==> flow/design.v <==
module car_bitmap(yofs, bits);
  input [3:0] yofs;
  output [7:0] bits;
  reg [7:0] bitarray[0:15];
  assign bits = bitarray[yofs];
  initial begin 
    bitarray[0] = 8'b0;
    bitarray[1] = 8'b1100;
    bitarray[2] = 8'b11001100;
    bitarray[3] = 8'b11111100;
    bitarray[4] = 8'b11101100;
    bitarray[5] = 8'b11100000;
    bitarray[6] = 8'b1100000;
    bitarray[7] = 8'b1110000;
    bitarray[8] = 8'b110000;
    bitarray[9] = 8'b110000;
    bitarray[10] = 8'b110000;
    bitarray[11] = 8'b1101110;
    bitarray[12] = 8'b11101110;
    bitarray[13] = 8'b11111110;
    bitarray[14] = 8'b11101110;
    bitarray[15] = 8'b101110;
  end
endmodule
module sprite_bitmap_top(clk, reset, hsync, vsync, rgb);
  input clk, reset;
  output hsync, vsync;
  output [2:0] rgb;
  wire display_on;
  wire [8:0] hpos;
  wire [8:0] vpos;
  reg sprite_active;
  reg [3:0] car_sprite_xofs;
  reg [3:0] car_sprite_yofs;
  wire [7:0] car_sprite_bits;
  reg [8:0] player_x = 128;
  reg [8:0] player_y = 128;
  hvsync_generator hvsync_gen(
    .clk(clk),
    .reset(reset),
    .hsync(hsync),
    .vsync(vsync),
    .display_on(display_on),
    .hpos(hpos),
    .vpos(vpos)
  );
  car_bitmap car(
    .yofs(car_sprite_yofs), 
    .bits(car_sprite_bits));
  always @(posedge hsync)
    if (vpos == player_y)
      car_sprite_yofs <= 15;
    else if (car_sprite_yofs != 0)
      car_sprite_yofs <= car_sprite_yofs - 1;
  always @(posedge clk)
    if (hpos == player_x)
      car_sprite_xofs <= 15;
    else if (car_sprite_xofs != 0)
      car_sprite_xofs <= car_sprite_xofs - 1;
  wire [3:0] car_bit = car_sprite_xofs>=8 ? 
                                 15-car_sprite_xofs:
                                 car_sprite_xofs;
  wire car_gfx = car_sprite_bits[car_bit[2:0]];
  wire r = display_on && car_gfx;
  wire g = display_on && car_gfx;
  wire b = display_on && car_gfx;
  assign rgb = {b,g,r};
endmodule
module detect_edge(clk, reset, din, rise, fall);
  input clk;
  input reset;
  input din;
  output rise;
  output fall;
  reg [1:0] d_reg;
  always @(posedge clk or posedge reset)
  begin
    if (reset) begin
      d_reg <= 2'b00;
    end else begin
      d_reg <= {d_reg[0], din};
    end
  end
  assign rise = d_reg == 2'b01;
  assign fall = d_reg == 2'b10;
endmodule
module racing_game_top(clk, reset, hsync, vsync, rgb, hpaddle_left, hpaddle_right, vpaddle);
  input clk;
  input reset;
  input hpaddle_left, hpaddle_right, vpaddle;
  output hsync, vsync;
  output [2:0] rgb;
  wire display_on;
  wire [9:0] hpos;
  wire [9:0] vpos;
  wire h_rise;
  wire v_rise;
  reg [8:0] player_x;
  reg [8:0] player_y;  
  reg [8:0] paddle_x;
  reg [8:0] paddle_y;
  reg [8:0] enemy_x = 320;
  reg [8:0] enemy_y = 320;
  reg enemy_dir = 0;	
  reg [15:0] track_pos = 0;	 
  reg [7:0] speed = 31;		 
  hvsync_generator hvsync_gen(
    .clk(clk),
    .reset(reset),
    .hsync(hsync),
    .vsync(vsync),
    .display_on(display_on),
    .hpos(hpos),
    .vpos(vpos)
  );
  detect_edge detect_edge_h(
    .clk(clk),
    .reset(reset),
    .din(hsync),
    .rise(h_rise),
    .fall()
  );  
  always @(posedge clk)
    if (h_rise) begin
      if (!vpaddle) paddle_y <= vpos[8:0];
    end
  wire player_load = (hpos >= 640) && (hpos < 644);
  wire enemy_load = (hpos >= 644);
  wire [3:0] player_sprite_yofs;
  wire [3:0] enemy_sprite_yofs;
  wire [3:0] car_sprite_yofs = player_load ? player_sprite_yofs : enemy_sprite_yofs;  
  wire [7:0] car_sprite_bits;  
  car_bitmap car(
    .yofs(car_sprite_yofs), 
    .bits(car_sprite_bits));
  wire player_vstart = {1'b0,player_y} == vpos;
  wire player_hstart = {1'b0,player_x} == hpos;
  wire player_gfx;
  wire player_is_drawing;
  wire enemy_vstart = {1'b0,enemy_y} == vpos;
  wire enemy_hstart = {1'b0,enemy_x} == hpos;
  wire enemy_gfx;
  wire enemy_is_drawing;
  sprite_renderer player_renderer(
    .clk(clk),
    .vstart(player_vstart),
    .load(player_load),
    .hstart(player_hstart),
    .rom_addr(player_sprite_yofs),
    .rom_bits(car_sprite_bits),
    .gfx(player_gfx),
    .in_progress(player_is_drawing));
  sprite_renderer enemy_renderer(
    .clk(clk),
    .vstart(enemy_vstart),
    .load(enemy_load),
    .hstart(enemy_hstart),
    .rom_addr(enemy_sprite_yofs),
    .rom_bits(car_sprite_bits),
    .gfx(enemy_gfx),
    .in_progress(enemy_is_drawing));
  wire enemy_hit_left = (enemy_x == 128);
  wire enemy_hit_right = (enemy_x == 496);
  wire enemy_hit_edge = enemy_hit_left || enemy_hit_right;
  detect_edge detect_edge_v(
    .clk(clk),
    .reset(reset),
    .din(vsync),
    .rise(v_rise),
    .fall()
  );
  always @(posedge clk)
    if(v_rise) begin
      if (hpaddle_left)
        player_x <= 176;
      else if(hpaddle_right)
        player_x <= 448;
      else
        player_x <= 312;
      player_y <= 360;
      track_pos <= track_pos + {11'b0,speed[7:4]};
      enemy_y <= enemy_y + {3'b0, speed[7:4]};
      if (enemy_hit_edge)
        enemy_dir <= !enemy_dir;
      if (enemy_dir ^ enemy_hit_edge)
        enemy_x <= enemy_x + 1;
      else
        enemy_x <= enemy_x - 1;
      if (frame_collision)
        speed <= 16;
      else if (speed < ~paddle_y)
        if(speed != 255)
        speed <= speed + 1;
      else
        speed <= speed - 1;
    end
  reg frame_collision;
  always @(posedge clk)
    if (player_gfx && (enemy_gfx || track_gfx))
      frame_collision <= 1;
    else if (v_rise)
      frame_collision <= 0;
  wire track_offside = (hpos[9:7]==3'b000) || (hpos[9:7]==3'b100);  
  wire track_shoulder = (hpos[9:4]==6'b000111) || (hpos[9:4]==6'b100000);  
  wire track_gfx = (vpos[7:3]!=track_pos[7:3]) && track_offside;
  wire r = display_on && (player_gfx || enemy_gfx || track_shoulder);
  wire g = display_on && (player_gfx || track_gfx);
  wire b = display_on && (enemy_gfx || track_shoulder);
  assign rgb = {b,g,r};
endmodule
module sprite_renderer(clk, vstart, load, hstart, rom_addr, rom_bits, 
                       gfx, in_progress);
  input clk;
  input vstart;		 
  input load;		 
  input hstart;		 
  output reg [3:0] rom_addr;	 
  input [7:0] rom_bits;		 
  output reg gfx;		 
  output in_progress;	 
  reg [2:0] state;	 
  reg [3:0] ycount;	 
  reg [3:0] xcount;	 
  reg [7:0] outbits;	 
  localparam WAIT_FOR_VSTART = 0;
  localparam WAIT_FOR_LOAD   = 1;
  localparam LOAD1_SETUP     = 2;
  localparam LOAD1_FETCH     = 3;
  localparam WAIT_FOR_HSTART = 4;
  localparam DRAW            = 5;
  assign in_progress = state != WAIT_FOR_VSTART;
  always @(posedge clk)
    begin
      case (state)
        WAIT_FOR_VSTART: begin
          ycount <= 0;  
          gfx <= 0;  
          if (vstart)
            state <= WAIT_FOR_LOAD;
        end
        WAIT_FOR_LOAD: begin
          xcount <= 0;  
	  gfx <= 0;
          if (load)
            state <= LOAD1_SETUP;
        end
        LOAD1_SETUP: begin
          rom_addr <= ycount;  
          state <= LOAD1_FETCH;
        end
        LOAD1_FETCH: begin
	  outbits <= rom_bits;  
          state <= WAIT_FOR_HSTART;
        end
        WAIT_FOR_HSTART: begin
          if (hstart)
            state <= DRAW;
        end
        DRAW: begin
          gfx <= outbits[xcount<8 ? xcount[2:0] : ~xcount[2:0]];
          xcount <= xcount + 1;
          if (xcount == 15) begin  
            ycount <= ycount + 1;
            if (ycount == 15)  
              state <= WAIT_FOR_VSTART;  
            else
	      state <= WAIT_FOR_LOAD;  
          end
        end
        default: begin
          state <= WAIT_FOR_VSTART; 
        end
      endcase
    end
endmodule
module sprite_render_test_top(clk, hsync, vsync, rgb, hpaddle, vpaddle);
  input clk;
  input hpaddle, vpaddle;
  output hsync, vsync;
  output [2:0] rgb;
  wire display_on;
  wire [8:0] hpos;
  wire [8:0] vpos;
  reg [7:0] player_x;
  reg [7:0] player_y;
  reg [7:0] paddle_x;
  reg [7:0] paddle_y;
  hvsync_generator hvsync_gen(
    .clk(clk),
    .reset(0),
    .hsync(hsync),
    .vsync(vsync),
    .display_on(display_on),
    .hpos(hpos),
    .vpos(vpos)
  );
  wire [3:0] car_sprite_addr;
  wire [7:0] car_sprite_bits;
  car_bitmap car(
    .yofs(car_sprite_addr), 
    .bits(car_sprite_bits));
  wire vstart = {1'b0,player_y} == vpos;
  wire hstart = {1'b0,player_x} == hpos;
  wire car_gfx;		 
  wire in_progress;	 
  sprite_renderer renderer(
    .clk(clk),
    .vstart(vstart),
    .load(hsync),
    .hstart(hstart),
    .rom_addr(car_sprite_addr),
    .rom_bits(car_sprite_bits),
    .gfx(car_gfx),
    .in_progress(in_progress));
  always @(posedge hpaddle)
    paddle_x <= vpos[7:0];
  always @(posedge vpaddle)
    paddle_y <= vpos[7:0];
  always @(posedge vsync)
    begin
      player_x <= paddle_x;
      player_y <= paddle_y;
    end
  wire r = display_on && car_gfx;
  wire g = display_on && car_gfx;
  wire b = display_on && in_progress;
  assign rgb = {b,g,r};
endmodule
module hvsync_generator(clk, reset, hsync, vsync, display_on, hpos, vpos);
  input clk;
  input reset;
  output reg hsync, vsync;
  output display_on;
  output reg [9:0] hpos;
  output reg [9:0] vpos;
  parameter H_DISPLAY       = 640;  
  parameter H_BACK          =  48;  
  parameter H_FRONT         =  16;  
  parameter H_SYNC          =  96;  
  parameter V_DISPLAY       = 480;  
  parameter V_TOP           =  33;  
  parameter V_BOTTOM        =  10;  
  parameter V_SYNC          =   2;  
  parameter H_SYNC_START    = H_DISPLAY + H_FRONT;
  parameter H_SYNC_END      = H_DISPLAY + H_FRONT + H_SYNC - 1;
  parameter H_MAX           = H_DISPLAY + H_BACK + H_FRONT + H_SYNC - 1;
  parameter V_SYNC_START    = V_DISPLAY + V_BOTTOM;
  parameter V_SYNC_END      = V_DISPLAY + V_BOTTOM + V_SYNC - 1;
  parameter V_MAX           = V_DISPLAY + V_TOP + V_BOTTOM + V_SYNC - 1;
  wire hmaxxed = (hpos == H_MAX) || reset;	 
  wire vmaxxed = (vpos == V_MAX) || reset;	 
  always @(posedge clk)
  begin
    hsync <= (hpos>=H_SYNC_START && hpos<=H_SYNC_END);
    if(hmaxxed)
      hpos <= 0;
    else
      hpos <= hpos + 1;
  end
  always @(posedge clk)
  begin
    vsync <= (vpos>=V_SYNC_START && vpos<=V_SYNC_END);
    if(hmaxxed)
      if (vmaxxed)
        vpos <= 0;
      else
        vpos <= vpos + 1;
  end
  assign display_on = (hpos<H_DISPLAY) && (vpos<V_DISPLAY);
endmodule
# Tool chain data of racing_game_top
# Tool output for the design above, in the order of the flow.
# Lines are those of the file above, counted from 1.
# Operators: Yosys type, input widths -> output width; for muxes data width and select width s.
# Cell names lack the library's common part.
# Not given: -
# setup
top,racing_game_top
clock,clk
lib,sky130hd
lib_corner,tt_025C_1v80

# Word-level counts
# Counts by Yosys on the flattened word-level netlist (proc, flatten, opt, wreduce; memories kept). Register bits leave out memories and registers merged into their read ports (data or address). Print and check cells are left out. Cells with the same type and inputs are merged into one.
# Memory sizes are those after Yosys's memory passes, which may raise the word count (mostly to a power of two), join words into wider ones and drop unused or constant bits.
# bits
inputBits,5
reg_bits,136
mem_bits_ro,112
n_memories,1
wordCells,161
# mem_list
name,words,word_bits,rd,write_ports,line_no,text
car.bitarray,16,7,1,0,4,reg [7:0] bitarray[0:15];
# classes
n_shift,2
reduce_and_logical,39
mux,27
n_cmp,12
bitwise,5
add_sub_neg,12
eq_ne,37
# op_table
operator,count
$pmux 3 s6,2
$pmux 4 s2,4
$ge 10x10->1 const B,3
$eq 9x10->1,3
$mux 3,10
$mux 8,3
$add 10x1->10 const B,2
$lt 10x10->1 const B,2
$eq 10x10->1 const B,2
$add 16x4->16,1
$add 4x1->4 const B,4
$eq 4x4->1 const B,4
$shiftx 8x3->1,2
$eq 3x3->1 const B,5
$reduce_bool 2->1,7
$ne 2x2->1 const B,6
$eq 3x2->1 const B,4
$mux 4,3
$logic_or 1x1->1,10
$le 10x10->1 const B,1
$ge 10x9->1 const B,1
$le 10x9->1 const B,1
$lt 10x9->1 const B,1
$reduce_and 2->1,5
$eq 9x10->1 const A,1
$logic_and 1x1->1,9
$logic_not 3->1,3
$lt 8x9->1,1
# Other operator kinds: 25; their cells: 34.

# Longest topological paths
# Depth = most cells in a row (Yosys ltp): at word level without a register or memory, in the mapped netlist without a sequential cell, where the memories' decode and read muxes count.
# depth
word_depth,5
ABC_AREA,1
ltp_mapped,19
mapped_depth_nobuf,18

# Netlist
# Source: synth_stat.txt of the flow (Yosys; design flattened, memories mapped). It holds for the ABC_AREA given above (unset counts as 0); a run with the other value may have another netlist.
# by_type
type,count,type_area_um2
edfxtp_1,103,3.09E+03
nand2_1,132,495.475
ha_1,33,412.896
inv_1,104,390.374
nor2_1,76,285.274
dfxtp_1,13,260.25
nand3_1,44,220.211
xor2_1,22,192.685
o21ai_0,35,175.168
xnor2_1,19,166.41
a21oi_1,29,145.139
dfrtp_1,4,100.096
nand2_2,11,68.816
nor3_1,13,65.062
nor3b_1,8,60.058
nand4_1,7,43.792
fa_1,2,40.038
buf_4,5,37.536
# Other cell types: 26; their cells: 64.
# synth_totals
synth_area_um2,6734.0
mapped_cells,724
flip_flops,120
buf_cells,10

# Path before layout
# OpenSTA on the mapped netlist: ideal clock, no wires. The path of least setup slack (recovery checks aside). Input and output delay are each 20% of the period. Register names are those of the netlist, which keeps one name where synthesis merged equal registers.
# synth_timing
path_kind,reg2reg
startpoint,reg detect_edge_v.d_reg[0]
endpoint,reg speed[0]
required_ns,3.385
setup_ns,0.375
n_path_buf,0
arrival_time_ns,2.410
path_delay_ns,2.785
tclk_ns,3.76
driving_pins,5
path_slack_ns,0.975
period_less_setup_slack_ns,2.785
# "path_delay_ns" = arrival - input delay + setup time.
# "driving_pins": output pins that drive a net of the path, with the launching flip-flop's if there is one; two outputs of one cell count as two.
# "period_less_setup_slack_ns" = period - worst setup slack (recovery checks aside). The figure is calculated, with input and output delays left at 20% of the set period.
# Between the ends stands the longest chain of elaborated cells between them, by number of cells; it is not shown to be the way that was timed. Of several equally long chains one is given.
# A line is the first line of the expression or statement that the cell stems from. Yosys adds cells for indexed reads and writes and turns some case tables into memories.
# At most two assigning lines are given for a register; there are more.
# synth_via
path_cell_list,dfrtp_1 > inv_1 > nor2_1 > inv_1 > a21oi_1
elab_chain_cells,2
cone_cells,2
cone_lines,1
cone_classes,eq/ne: 1; reduce/logical: 1
# synth_rtl
element,line_no,text
start: declaration,75,reg [1:0] d_reg;
start: assignment,79,d_reg <= 2'b00;
start: assignment,81,"d_reg <= {d_reg[0], din};"
$eq 2x1->1,84,assign rise = d_reg == 2'b01;
$reduce_and 2->1,-,
end: assignment,193,speed <= speed + 1;
end: assignment,195,speed <= speed - 1;
end: declaration,106,reg [7:0] speed = 31;

# Worst path after layout
# Path of least setup slack in the final report of run 1 (OpenROAD, finished layout, wires in). Where an end is a register, its clock arrival counts in the times.
# layout_timing
path_kind,reg2out
startpoint,reg hvsync_gen.vpos[4]
endpoint,out rgb[1]
tclk_ns,2.46
driving_pins,10
required_ns,1.97
output_delay_ns,0.49
path_slack_ns,0.10
arrival_time_ns,1.87
n_path_buf,2
# Between the ends stands the longest chain of elaborated cells between them, by number of cells; it is not shown to be the way that was timed. Of several equally long chains one is given.
# layout_via
path_cell_list,edfxtp_1 > inv_2 > nor2_1 > nor4_1 > nand3_1 > o21ai_1 > buf_4 > inv_2 > o21a_1 > buf_2
elab_chain_cells,4
cone_cells,6
cone_lines,3
cone_classes,compare: 1; eq/ne: 1; reduce/logical: 4
# layout_rtl
element,line_no,text
start: declaration,335,output reg [9:0] vpos;
start: assignment,365,vpos <= 0;
start: assignment,367,vpos <= vpos + 1;
$ne 5x5->1,205,wire track_gfx = (vpos[7:3]!=track_pos[7:3]) && track_offside;
$logic_and 1x1->1,205,
$logic_or 1x1->1,207,wire g = display_on && (player_gfx || track_gfx);
$logic_and 1x1->1,207,
end: declaration,92,output [2:0] rgb;

# Flow runs of racing_game_top

Settings and measured results of 2 stored flow runs for module racing_game_top (sky130hd), not sorted in any way. The constraints put input and output delay at 20% of the set period each and load the outputs with 0.01 pF.
"period_reached_ns": clock period set for the run, less the worst setup slack. It is reckoned from that one timing run; input and output delays stay at 20% of the period that was set.
"worst_path_time_ns" means the part of the period allowed to the worst setup path (the constraints hold back 20% at inputs and 20% at outputs) less its slack; where the path has registers, the arrival times of their clocks count too.
"power_total_uw" is the tool's figure for a default switching activity; nothing was simulated.

Run 1, flow files:
==> flow/run.sh <==
#!/bin/bash
# the make line also repeats the synthesis and layout settings of config.mk as NAME=value (left out here)
make -C /OpenROAD-flow-scripts/flow DESIGN_CONFIG=/design/flow/config.mk WORK_HOME=/design/flow/orfs CLKGATE_MAP_FILE= finish
==> flow/config.mk <==
export PLATFORM = sky130hd
export DESIGN_NAME = racing_game_top
export DESIGN_NICKNAME = racing_game_top
export VERILOG_FILES = /design/flow/design.v
export SDC_FILE = /design/flow/constraint.sdc
export NUM_CORES = 4
export LEC_CHECK = 0
export ABC_AREA = 1
export CAP_MARGIN = 20
export CORE_MARGIN = 7
export CORE_UTILIZATION = 36
export CTS_CLUSTER_DIAMETER = 299
export CTS_CLUSTER_SIZE = 62
export GPL_ROUTABILITY_DRIVEN = 0
export PLACE_DENSITY_LB_ADDON = 0.07
export SETUP_SLACK_MARGIN = 0.56
export SLEW_MARGIN = 25
==> flow/constraint.sdc <==
create_clock -name core_clock -period 2.46 [get_ports {clk}]
set_input_delay 0.4920 -clock core_clock [delete_from_list [all_inputs] [get_ports {clk}]]
set_output_delay 0.4920 -clock core_clock [all_outputs]
set_load 0.01 [all_outputs]

==> results of run 1, as CSV <==
result,value
synthesis_area_um2,6734.0
tns_ns,0.000
final_cell_area_um2,9444.1
dieArea_um2,22730.1
worst_path_time_ns,1.87
timing.worst_path_kind,"reg2out"
period_reached_ns,2.358
finish.utilization_pct,52.0
power_total_uw,6712
worstSetupSlack_ns,0.102

Run 2, flow files:
==> flow/run.sh <==
#!/bin/bash
# the make line also repeats the synthesis and layout settings of config.mk as NAME=value (left out here)
make -C /OpenROAD-flow-scripts/flow DESIGN_CONFIG=/design/flow/config.mk WORK_HOME=/design/flow/orfs CLKGATE_MAP_FILE= finish
==> flow/config.mk <==
export PLATFORM = sky130hd
export DESIGN_NAME = racing_game_top
export DESIGN_NICKNAME = racing_game_top
export VERILOG_FILES = /design/flow/design.v
export SDC_FILE = /design/flow/constraint.sdc
export NUM_CORES = 4
export LEC_CHECK = 0
export ABC_AREA = 1
export CAP_MARGIN = 30
export CORE_ASPECT_RATIO = 0.93
export CORE_MARGIN = 2
export CORE_UTILIZATION = 58
export CTS_CLUSTER_DIAMETER = 235
export GPL_ROUTABILITY_DRIVEN = 1
export PLACE_DENSITY_LB_ADDON = 0.21
export SETUP_SLACK_MARGIN = -0.37
export SLEW_MARGIN = 20
export TNS_END_PERCENT = 100
==> flow/constraint.sdc <==
create_clock -name core_clock -period 4.0 [get_ports {clk}]
set_input_delay 0.8000 -clock core_clock [delete_from_list [all_inputs] [get_ports {clk}]]
set_output_delay 0.8000 -clock core_clock [all_outputs]
set_load 0.01 [all_outputs]

==> results of run 2, as CSV <==
result,value
synthesis_area_um2,6734.0
tns_ns,0.000
final_cell_area_um2,7579.8
dieArea_um2,12488.4
worst_path_time_ns,2.45
timing.worst_path_kind,"reg2out"
period_reached_ns,3.249
finish.utilization_pct,67.7
power_total_uw,4081
worstSetupSlack_ns,0.751
